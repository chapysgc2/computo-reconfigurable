==> flow/design.v <==
module bram #(parameter N = 6, M = 32) (
    input logic clk,
    input logic we,
    input logic [N-1:0] adr,
    inout tri [M-1:0] data);
    logic [M-1:0] mem[2**N-1:0];
    always @(posedge clk)
        if (we) mem[adr] <= data;
    assign data = we ? 'z : mem[adr];
endmodule
# ---- Tool chain data of bram
# Tool output for the design above, in the order of the flow.
# Lines are those of the file above, counted from 1.
# Operators: Yosys type, input widths -> output width; for muxes data width and select width s.
# The mark n/a stands for no value.
dict set report inputs {
  top {bram}
  clock_port {clk}
  library {sky130hd}
  corner {tt_025C_1v80}
}

# ---- Word level
# Yosys after proc, flatten, opt, wreduce and memory -nomap, before mapping. Enables and synchronous resets that opt folds into registers are not counted as muxes. Memory bits, and registers merged into a memory's read port (data or address), are not among the register bits. Print and check cells are not counted. Equal cells are merged and count once.
# Memory sizes are those after Yosys's memory passes, which may raise the word count (mostly to a power of two), join words into wider ones and drop unused or constant bits.
dict set report bits {
  clocked_rd_ports_x_width 0
  register_bits 0
  input_bits 8
  latch_bits 0
  mem_bits_ro 0
  memories 1
  mem_bits_rw 2048
  word_cells 5
  out_inout_bits 32
}
dict set report classes {
  div 0
  eq_ne 0
  bitwise 0
  n_reduce_logical 0
  cmp 0
  n_mul 0
  n_addsub 0
  mux 4
  shifts 0
}
# memory words word_bits read_ports wr line
set memory_table {}
lappend memory_table {mem 64 32 1 1 6} ;# logic [M-1:0] mem[2**N-1:0];
# operator n
set ops {}
lappend ops {{$mux 32} 2}
lappend ops {{$mux 6} 1}
lappend ops {{$mux 1} 1}

# ---- Longest topological paths
# Longest topological path by Yosys (ltp), each cell counted once; first at word level (registers and memories cut), then after technology mapping (sequential cells cut; the memories' decode and read muxes count).
dict set report depth {
  word_depth 2
  ABC_AREA 0
  mapped_depth 13
  ltp_nobuf 6
}

# ---- After synthesis
# The flow's flattened synthesis, as Yosys stat reports it; memories are mapped. The netlist is that of the ABC_AREA named above (0 if unset); the other value can give another one.
# The area totals of this step are shown rounded.
dict set report mapped {
  mapped_cells 4207
  buffers 298
  sequential_area_mm2 0.0615
  ff_cells 2048
  area_mm2 0.0783
}
# cell_type n type_area_um2
set types {}
lappend types {sky130_fd_sc_hd__edfxtp_1 2048 6.15E+04}
lappend types {sky130_fd_sc_hd__mux2i_1 259 2.59E+03}
lappend types {sky130_fd_sc_hd__mux4_2 96 2.16E+03}
lappend types {sky130_fd_sc_hd__mux2_2 147 1.66E+03}
lappend types {sky130_fd_sc_hd__a221oi_1 175 1532.72}
lappend types {sky130_fd_sc_hd__a22oi_1 188 1.41E+03}
lappend types {sky130_fd_sc_hd__clkbuf_1 168 630.605}
lappend types {sky130_fd_sc_hd__o22a_1 70 613.088}
lappend types {sky130_fd_sc_hd__a21oi_1 121 605.581}
lappend types {sky130_fd_sc_hd__o22ai_1 93 581.808}
lappend types {sky130_fd_sc_hd__a22o_1 66 578.054}
lappend types {sky130_fd_sc_hd__nor2_1 145 544.272}
lappend types {sky130_fd_sc_hd__and3_1 85 531.76}
lappend types {sky130_fd_sc_hd__o21ai_0 84 420.403}
lappend types {sky130_fd_sc_hd__buf_2 83 415.398}
lappend types {sky130_fd_sc_hd__nand3_1 54 270.259}
lappend types {sky130_fd_sc_hd__a31oi_1 43 269.008}
lappend types {sky130_fd_sc_hd__a222oi_1 16 160.154}
# Other cell types: 37; their cells: 266.

# ---- Worst setup path after synthesis
# OpenSTA on the mapped netlist: ideal clock, no wires. The path of least setup slack (recovery checks aside). Input and output delay are each 20% of the period. Register names are those of the netlist, which keeps one name where synthesis merged equal registers.
dict set report synth_path {
  path_type {input to output}
  startpoint {in adr[2]}
  endpoint {out data[0]}
  period_ns 5.34
  path_buffers 6
  launch_ns 1.068
  required_time_ns 4.272
  in_delay_ns 1.068
  slack_ns 0.111
  path_stages 11
  output_delay_ns 1.068
  path_delay_ns 3.093
  t_arrival_ns 4.161
  synth_period_reached_ns 5.229
}
# "path_delay_ns" = arrival - input delay + setup time.
# A path that ends at an output port has no setup time.
# "path_stages" counts driving pins, that of a launching flip-flop among them; a cell with two outputs on the path counts twice.
# "synth_period_reached_ns" = period - worst setup slack (recovery checks aside). The figure is calculated, with input and output delays left at 20% of the set period.
# The rows between start and end are the longest chain of elaborated cells between them; the timing report does not say that the signal goes this way. Where chains are equally long, one stands for them.
# A line is the first line of the expression or statement that the cell stems from. Yosys adds cells for indexed reads and writes and turns some case tables into memories.
# A memory read counts as a cell of the chain, while the word-level depth stops at memories.
dict set report synth_via {
  cell_sequence {sky130_fd_sc_hd__buf_2 sky130_fd_sc_hd__buf_2 sky130_fd_sc_hd__buf_2 sky130_fd_sc_hd__buf_2 sky130_fd_sc_hd__buf_2 sky130_fd_sc_hd__buf_2 sky130_fd_sc_hd__mux4_2 sky130_fd_sc_hd__nand2_1 sky130_fd_sc_hd__nand3_1 sky130_fd_sc_hd__a2111oi_0 sky130_fd_sc_hd__nand4_1}
  elab_chain_cells 2
  cone_cells 2
  cone_lines 2
  classes_between {1 x mux; 1 x memory}
}
# element line
set synth_rtl {}
lappend synth_rtl {{start, declared} 4} ;# input logic [N-1:0] adr,
lappend synth_rtl {{$mem_v2 64x32} 6} ;# logic [M-1:0] mem[2**N-1:0];
lappend synth_rtl {{$mux 32} 9} ;# assign data = we ? 'z : mem[adr];
lappend synth_rtl {{end, declared} 5} ;# inout tri [M-1:0] data);

# ---- Worst path after layout
# From the final timing report of flow run 1: the path of least setup slack in the routed layout; clock arrival at registers is part of the times.
dict set report layout_path {
  path_type {input to output}
  startpoint {in adr[0]}
  endpoint {out data[3]}
  period_ns 5.17
  launch_ns 1.03
  required_time_ns 4.14
  slack_ns 0.07
  in_delay_ns 1.03
  path_buffers 3
  path_stages 8
  t_arrival_ns 4.06
  output_delay_ns 1.03
}
# The rows between start and end are the longest chain of elaborated cells between them; the timing report does not say that the signal goes this way. Where chains are equally long, one stands for them.
# A memory read counts as a cell of the chain, while the word-level depth stops at memories.
dict set report layout_via {
  cell_sequence {sky130_fd_sc_hd__buf_8 sky130_fd_sc_hd__buf_12 sky130_fd_sc_hd__nor2b_4 sky130_fd_sc_hd__buf_4 sky130_fd_sc_hd__a222oi_1 sky130_fd_sc_hd__nand2b_1 sky130_fd_sc_hd__a21oi_1 sky130_fd_sc_hd__or4_2}
  elab_chain_cells 2
  cone_cells 2
  cone_lines 2
  classes_between {1 x mux; 1 x memory}
}
# element line
set layout_rtl {}
lappend layout_rtl {{start, declared} 4} ;# input logic [N-1:0] adr,
lappend layout_rtl {{$mem_v2 64x32} 6} ;# logic [M-1:0] mem[2**N-1:0];
lappend layout_rtl {{$mux 32} 9} ;# assign data = we ? 'z : mem[adr];
lappend layout_rtl {{end, declared} 5} ;# inout tri [M-1:0] data);

# Below are 2 stored runs of the flow (Yosys, OpenROAD; platform sky130hd) on bram, each with its settings and what was measured, unordered. Constraints: input delay and output delay 20% of the set period each, output load 0.01 pF.
# "timing.achieved_period_ns" = clock period - worst setup slack. The figure is calculated, with input and output delays left at 20% of the set period.
# By "worst_path_allowed_less_slack_ns" is meant the share of the clock period that the worst setup path is allowed (20% is reserved at inputs, 20% at outputs), minus its slack. Clock arrival times at its registers enter into it.
# "power_total_uw": no workload was simulated; the value follows from the tool's default switching activity.
# The measured numbers are rounded.
run="flow run 1" settings period_ns=5.17 CORE_UTILIZATION=16 PLACE_DENSITY_LB_ADDON=0.22 CORE_ASPECT_RATIO=0.85 CORE_MARGIN=5 CELL_PAD_IN_SITES_GLOBAL_PLACEMENT=2 TNS_END_PERCENT=5 GPL_ROUTABILITY_DRIVEN=0 MIN_ROUTING_LAYER="met2" MAX_ROUTING_LAYER="met4" CAP_MARGIN=20 SLEW_MARGIN=20
run="flow run 1" results fin_util_pct=20.2 design.die.area_mm2=0.503 fin_hold_ws_ns=0.189 setup_worst_slack_ns=0.074 timing.setup.tns_ns=0.000 yosys.chip_area_mm2=0.0783 layout_stdcell_area_mm2=0.0985 timing.achieved_period_ns=5.096 power_total_uw=37800 worst_path_allowed_less_slack_ns=3.03 timing.worst_path_kind="input to output"
run="flow run 2" settings period_ns=3.55 CORE_UTILIZATION=71 SETUP_SLACK_MARGIN=0.7 HOLD_SLACK_MARGIN=0.18 CELL_PAD_IN_SITES_DETAIL_PLACEMENT=0 ABC_AREA=0 GPL_ROUTABILITY_DRIVEN=0 CTS_CLUSTER_SIZE=35 CAP_MARGIN=20 SLEW_MARGIN=5 CORE_MARGIN=2
run="flow run 2" results design.die.area_mm2=0.113 yosys.chip_area_mm2=0.0783 timing.setup.tns_ns=-8.73 worst_path_allowed_less_slack_ns=3.40 timing.worst_path_kind="register to output" power_total_uw=51500 timing.achieved_period_ns=4.107 layout_stdcell_area_mm2=0.098 fin_util_pct=89.8 fin_hold_ws_ns=0.142 setup_worst_slack_ns=-0.557
